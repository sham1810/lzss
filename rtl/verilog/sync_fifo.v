==> flow/design.v <==
module sync_fifo #(parameter Dwidth = 16, Ddepth = 2)(
	input               WRITE ,
	input  [Dwidth-1:0] WR_DATA ,
	input               READ ,  
	output [Dwidth-1:0] RD_DATA ,
	output              FULL , 
	output              EMPTY ,
	input               CLK , 
	input               RSTB
);
reg	 [Ddepth-1:0]   wr_addr, nwr_addr;
reg	 [Ddepth-1:0]   rd_addr, nrd_addr;
reg	 [Ddepth  :0]   count, ncount;
reg	 [Dwidth-1:0]	fiforeg [0:2^Ddepth-1];
always @(WRITE or READ or count) begin
	if (WRITE && ~READ) ncount = count + 1;
	else if (~WRITE & READ) ncount = count - 1;
	else ncount = count;
end
always @( WRITE or wr_addr or READ or rd_addr ) begin
	nwr_addr = wr_addr;
	if (WRITE) begin
		nwr_addr = wr_addr + 1;
	end 
end
always @( WRITE or wr_addr or READ or rd_addr ) begin
	nrd_addr = rd_addr;
	if (READ) begin
		nrd_addr = rd_addr + 1;
	end 
end
always @(posedge CLK or negedge RSTB) begin
    if (~RSTB) begin
		wr_addr			<= 0;
		rd_addr			<= 0;
		count			<= 0;
    end
    else begin
		wr_addr			<= nwr_addr;
		rd_addr			<= nrd_addr;
		count			<= ncount;
    end
end
always @(posedge CLK) begin
	if (WRITE) begin
    	fiforeg[wr_addr]	<= WR_DATA;
	end
end
assign	FULL		= count[Ddepth] ? 1'b1 : 1'b0;
assign	EMPTY		= (count == 0)  ? 1'b1 : 1'b0;
assign  RD_DATA     = fiforeg[rd_addr];
endmodule
* Tool chain data of sync_fifo
The steps from the RTL of sync_fifo to its reports follow in flow order.
Line numbers count from 1 in the design file above.
Not given: n/a
- Design top :: sync_fifo
- Clock port :: CLK
- Cell library :: sky130hd
- Library corner :: tt_025C_1v80

* After elaboration
Source: Yosys, flattened and elaborated, memories not mapped. Widths are those after wreduce. Registers that Yosys merges into a memory's read port (data or address) are not register bits. Print and check cells do not count. Equal cells are merged and count once.
Yosys's memory passes give these memory sizes; they may raise the number of words (mostly to a power of two), join words into wider ones and drop unused or constant bits.
- Register bits after elaboration :: 7
- Bits in latches :: 0
- Bits in writable memories :: 64
- Bits in read-only memories :: 0
- Clocked read ports x word width :: 0
- Memory cells :: 1
- Output and inout bits :: 18
- Add/sub/neg operators :: 4
- Multipliers :: 0
- Div/mod/pow operators :: 0
- $lt $le $gt $ge :: 0
- Equal/unequal tests :: 0
- Shift-type cells :: 0
- Multiplexer cells :: 7
- Bitwise gates (word level) :: 3
- Reduce/logical cells :: 3
** Memories
- fiforeg :: words 4, width 16, read ports 1, write ports 1, line 14 : reg [Dwidth-1:0] fiforeg [0:2^Ddepth-1];
** Operator list (number)
- 16-bit two-way mux :: 1
- 3-bit two-way mux :: 2
- 2-bit by 1-bit adder with 2-bit output with constant B :: 2
- 3-bit by 1-bit adder with 3-bit output with constant B :: 1
- 3-bit by 1-bit subtractor with 3-bit output with constant B :: 1
- 3-bit zero test :: 1
- 1-bit two-way mux :: 3
- 1-bit NOT :: 2
- 2-bit nonzero test :: 1
- 2-bit two-way mux :: 1
- 1-bit bitwise AND :: 1
- 1-bit logical AND :: 1

* Depth
Yosys ltp: most cells in a row. Word level: on the elaborated netlist, between registers, memories and ports. Mapped: between sequential cells and ports; inverters and the memories' decode and read muxes count.
- Depth after elaboration :: 4
- ABC_AREA :: 0
- Depth in mapped cells :: 7
- Gate-level depth less buffers :: 7

* Mapped cells and area
Source: synth_stat.txt of the flow (Yosys; design flattened, memories mapped). It holds for the ABC_AREA given above (unset counts as 0); a run with the other value may have another netlist.
Totals and module areas in this step are rounded.
- Cells in the netlist :: 117
- Synthesis area :: 0.00274 mm^2
- Sequential part of the area :: 0.0021 mm^2
- Flip-flops :: 71
- Buffers :: 4
** Cell types
- sky130_fd_sc_hd__edfxtp_1 :: number 64, area in all 1.92E+03 um^2
- sky130_fd_sc_hd__mux4_1 :: number 8, area in all 210.202 um^2
- sky130_fd_sc_hd__mux4_2 :: number 8, area in all 180.173 um^2
- sky130_fd_sc_hd__dfrtp_1 :: number 7, area in all 175.168 um^2
- sky130_fd_sc_hd__ha_1 :: number 5, area in all 62.56 um^2
- sky130_fd_sc_hd__xor2_1 :: number 4, area in all 35.034 um^2
- sky130_fd_sc_hd__and2_1 :: number 4, area in all 25.024 um^2
- sky130_fd_sc_hd__buf_12 :: number 1, area in all 20.019 um^2
- sky130_fd_sc_hd__fa_1 :: number 1, area in all 20.019 um^2
- sky130_fd_sc_hd__xnor2_1 :: number 2, area in all 17.517 um^2
- sky130_fd_sc_hd__inv_1 :: number 4, area in all 15.014 um^2
- sky130_fd_sc_hd__buf_6 :: number 1, area in all 11.261 um^2
- sky130_fd_sc_hd__mux2_2 :: number 1, area in all 11.261 um^2
- sky130_fd_sc_hd__buf_2 :: number 2, area in all 10.01 um^2
- sky130_fd_sc_hd__nand2_1 :: number 2, area in all 7.507 um^2
- sky130_fd_sc_hd__nor3_1 :: number 1, area in all 5.005 um^2
- sky130_fd_sc_hd__o21ai_0 :: number 1, area in all 5.005 um^2
- sky130_fd_sc_hd__nor2_1 :: number 1, area in all 3.754 um^2

* Path before layout
Path of least setup slack by OpenSTA after synthesis, without wires, with an ideal clock, recovery checks aside; 20% of the period is set as input and as output delay. Where synthesis merged equal registers, the netlist keeps one of their names.
- Path kind :: reg-to-output
- From :: reg rd_addr[0]
- To :: out RD_DATA[10]
- Clock period :: 2330 ps
- Arrival time :: 1129 ps
- Data required time :: 1864 ps
- Slack :: 735 ps
- Path delay :: 1129 ps
- Driving pins on the path :: 4
- Path buffers :: 2
- Synthesis period reached :: 1595 ps
"path delay" = arrival - input delay + setup time.
A path that ends at an output port has no setup time.
"driving pins on the path" counts driving pins, that of a launching flip-flop among them; a cell with two outputs on the path counts twice.
"synthesis period reached" is the clock period less the worst setup slack; recovery checks do not enter. This is arithmetic on one report: input and output delays are still those of the set period (20% each).
The rows between start and end are the longest chain of elaborated cells between them; the timing report does not say that the signal goes this way. Where chains are equally long, one stands for them.
Each line given opens the expression or statement behind the cell; cells for indexed reads and writes are added by Yosys, which also makes memories of some case tables.
The chain passes a memory read, where the word-level depth is cut; so it can be longer than that depth.
- Cells stage by stage :: sky130_fd_sc_hd__dfrtp_1 sky130_fd_sc_hd__buf_6 sky130_fd_sc_hd__buf_12 sky130_fd_sc_hd__mux4_2
- Length of the longest elaborated chain :: 1
- Elaborated cells on any way between the ends :: 1
- Source lines of those cells :: 1
- Those cells by class :: memory: 1
** Ends and longest elaborated chain, post-synthesis
- from (decl) :: line 12 : reg [Ddepth-1:0] rd_addr, nrd_addr;
- from (assign) :: line 35 : rd_addr <= 0;
- from (assign) :: line 40 : rd_addr <= nrd_addr;
- memory 4 x 16 bit :: line 14 : reg [Dwidth-1:0] fiforeg [0:2^Ddepth-1];
- to (decl) :: line 5 : output [Dwidth-1:0] RD_DATA ,

* Path in the finished layout
From the final timing report of flow run 1: the path of least setup slack in the routed layout; clock arrival at registers is part of the times.
The path's times are printed in steps of 10 ps; the period is the one set.
- Path kind :: reg-to-output
- From :: reg rd_addr[0]
- To :: out RD_DATA[6]
- Clock period :: 3200 ps
- Arrival time :: 1900 ps
- Data required time :: 2560 ps
- Slack :: 660 ps
- Driving pins on the path :: 4
- Path buffers :: 2
The rows between start and end are the longest chain of elaborated cells between them; the timing report does not say that the signal goes this way. Where chains are equally long, one stands for them.
The chain passes a memory read, where the word-level depth is cut; so it can be longer than that depth.
- Cells stage by stage :: sky130_fd_sc_hd__dfrtp_1 sky130_fd_sc_hd__buf_6 sky130_fd_sc_hd__mux4_1 sky130_fd_sc_hd__clkdlybuf4s50_1
- Length of the longest elaborated chain :: 1
- Elaborated cells on any way between the ends :: 1
- Source lines of those cells :: 1
- Those cells by class :: memory: 1
** Ends and longest elaborated chain, post-layout
- from (decl) :: line 12 : reg [Ddepth-1:0] rd_addr, nrd_addr;
- from (assign) :: line 35 : rd_addr <= 0;
- from (assign) :: line 40 : rd_addr <= nrd_addr;
- memory 4 x 16 bit :: line 14 : reg [Dwidth-1:0] fiforeg [0:2^Ddepth-1];
- to (decl) :: line 5 : output [Dwidth-1:0] RD_DATA ,

Ticket comment

Measured results for sync_fifo: 2 stored runs of the Yosys and OpenROAD flow on sky130hd. The settings differ; the order carries no meaning. The constraints put input and output delay at 20% of the set period each and load the outputs with 0.01 pF.
By "clock period reached" is meant the clock period of the run minus its worst setup slack. This is arithmetic on one report: input and output delays are still those of the set period (20% each).
By "critical setup path time" is meant the share of the clock period that the worst setup path is allowed (20% is reserved at inputs, 20% at outputs), minus its slack. Clock arrival times at its registers enter into it.
By "power consumption" is meant OpenSTA's value without simulated activity: inputs other than the clock are taken to toggle once in ten clock periods, and the tool carries that through the logic.
"critical setup path time" is given in steps of 10 ps.
The results are shown rounded.

* Flow run 1
** Files
==> flow/run.sh <==
#!/bin/bash
# the make line also repeats the synthesis and layout settings of config.mk as NAME=value (left out here)
make -C /OpenROAD-flow-scripts/flow DESIGN_CONFIG=/design/flow/config.mk WORK_HOME=/design/flow/orfs CLKGATE_MAP_FILE= finish
==> flow/config.mk <==
export PLATFORM = sky130hd
export DESIGN_NAME = sync_fifo
export DESIGN_NICKNAME = sync_fifo
export VERILOG_FILES = /design/flow/design.v
export SDC_FILE = /design/flow/constraint.sdc
export NUM_CORES = 4
export LEC_CHECK = 0
export CAP_MARGIN = 20
export CORE_ASPECT_RATIO = 0.69
export CORE_MARGIN = 9
export CORE_UTILIZATION = 57
export CTS_CLUSTER_DIAMETER = 180
export CTS_CLUSTER_SIZE = 28
export GPL_ROUTABILITY_DRIVEN = 1
export GPL_TIMING_DRIVEN = 0
export MAX_ROUTING_LAYER = met4
export SETUP_SLACK_MARGIN = 0.61
export SLEW_MARGIN = 20
==> flow/constraint.sdc <==
create_clock -name core_clock -period 3.2 [get_ports {CLK}]
set_input_delay 0.6400 -clock core_clock [delete_from_list [all_inputs] [get_ports {CLK}]]
set_output_delay 0.6400 -clock core_clock [all_outputs]
set_load 0.01 [all_outputs]
** Results
- Yosys chip area after synthesis :: 0.00274 mm^2
- Area inside the die boundary :: 0.00766 mm^2
- Standard-cell area after routing :: 0.00333 mm^2
- Post-layout utilization :: 0.739
- Worst setup slack after layout :: 659 ps
- Setup TNS :: 0 ps
- Power consumption :: 2.79 mW
- Clock period reached :: 2541 ps
- Critical setup path time :: 1900 ps
- Kind of the worst setup path :: reg-to-output

* Flow run 2
** Files
==> flow/run.sh <==
#!/bin/bash
# the make line also repeats the synthesis and layout settings of config.mk as NAME=value (left out here)
make -C /OpenROAD-flow-scripts/flow DESIGN_CONFIG=/design/flow/config.mk WORK_HOME=/design/flow/orfs CLKGATE_MAP_FILE= finish
==> flow/config.mk <==
export PLATFORM = sky130hd
export DESIGN_NAME = sync_fifo
export DESIGN_NICKNAME = sync_fifo
export VERILOG_FILES = /design/flow/design.v
export SDC_FILE = /design/flow/constraint.sdc
export NUM_CORES = 4
export LEC_CHECK = 0
export ABC_AREA = 0
export CAP_MARGIN = 20
export CORE_MARGIN = 2
export CORE_UTILIZATION = 64
export GPL_ROUTABILITY_DRIVEN = 0
export PLACE_DENSITY_LB_ADDON = 0.04
export SETUP_SLACK_MARGIN = 0.07
export SLEW_MARGIN = 20
==> flow/constraint.sdc <==
create_clock -name core_clock -period 1.69 [get_ports {CLK}]
set_input_delay 0.3380 -clock core_clock [delete_from_list [all_inputs] [get_ports {CLK}]]
set_output_delay 0.3380 -clock core_clock [all_outputs]
set_load 0.01 [all_outputs]
** Results
- Yosys chip area after synthesis :: 0.00274 mm^2
- Area inside the die boundary :: 0.00481 mm^2
- Standard-cell area after routing :: 0.00347 mm^2
- Post-layout utilization :: 0.856
- Worst setup slack after layout :: -294 ps
- Setup TNS :: -3960 ps
- Power consumption :: 5.86 mW
- Clock period reached :: 1984 ps
- Critical setup path time :: 1650 ps
- Kind of the worst setup path :: reg-to-output
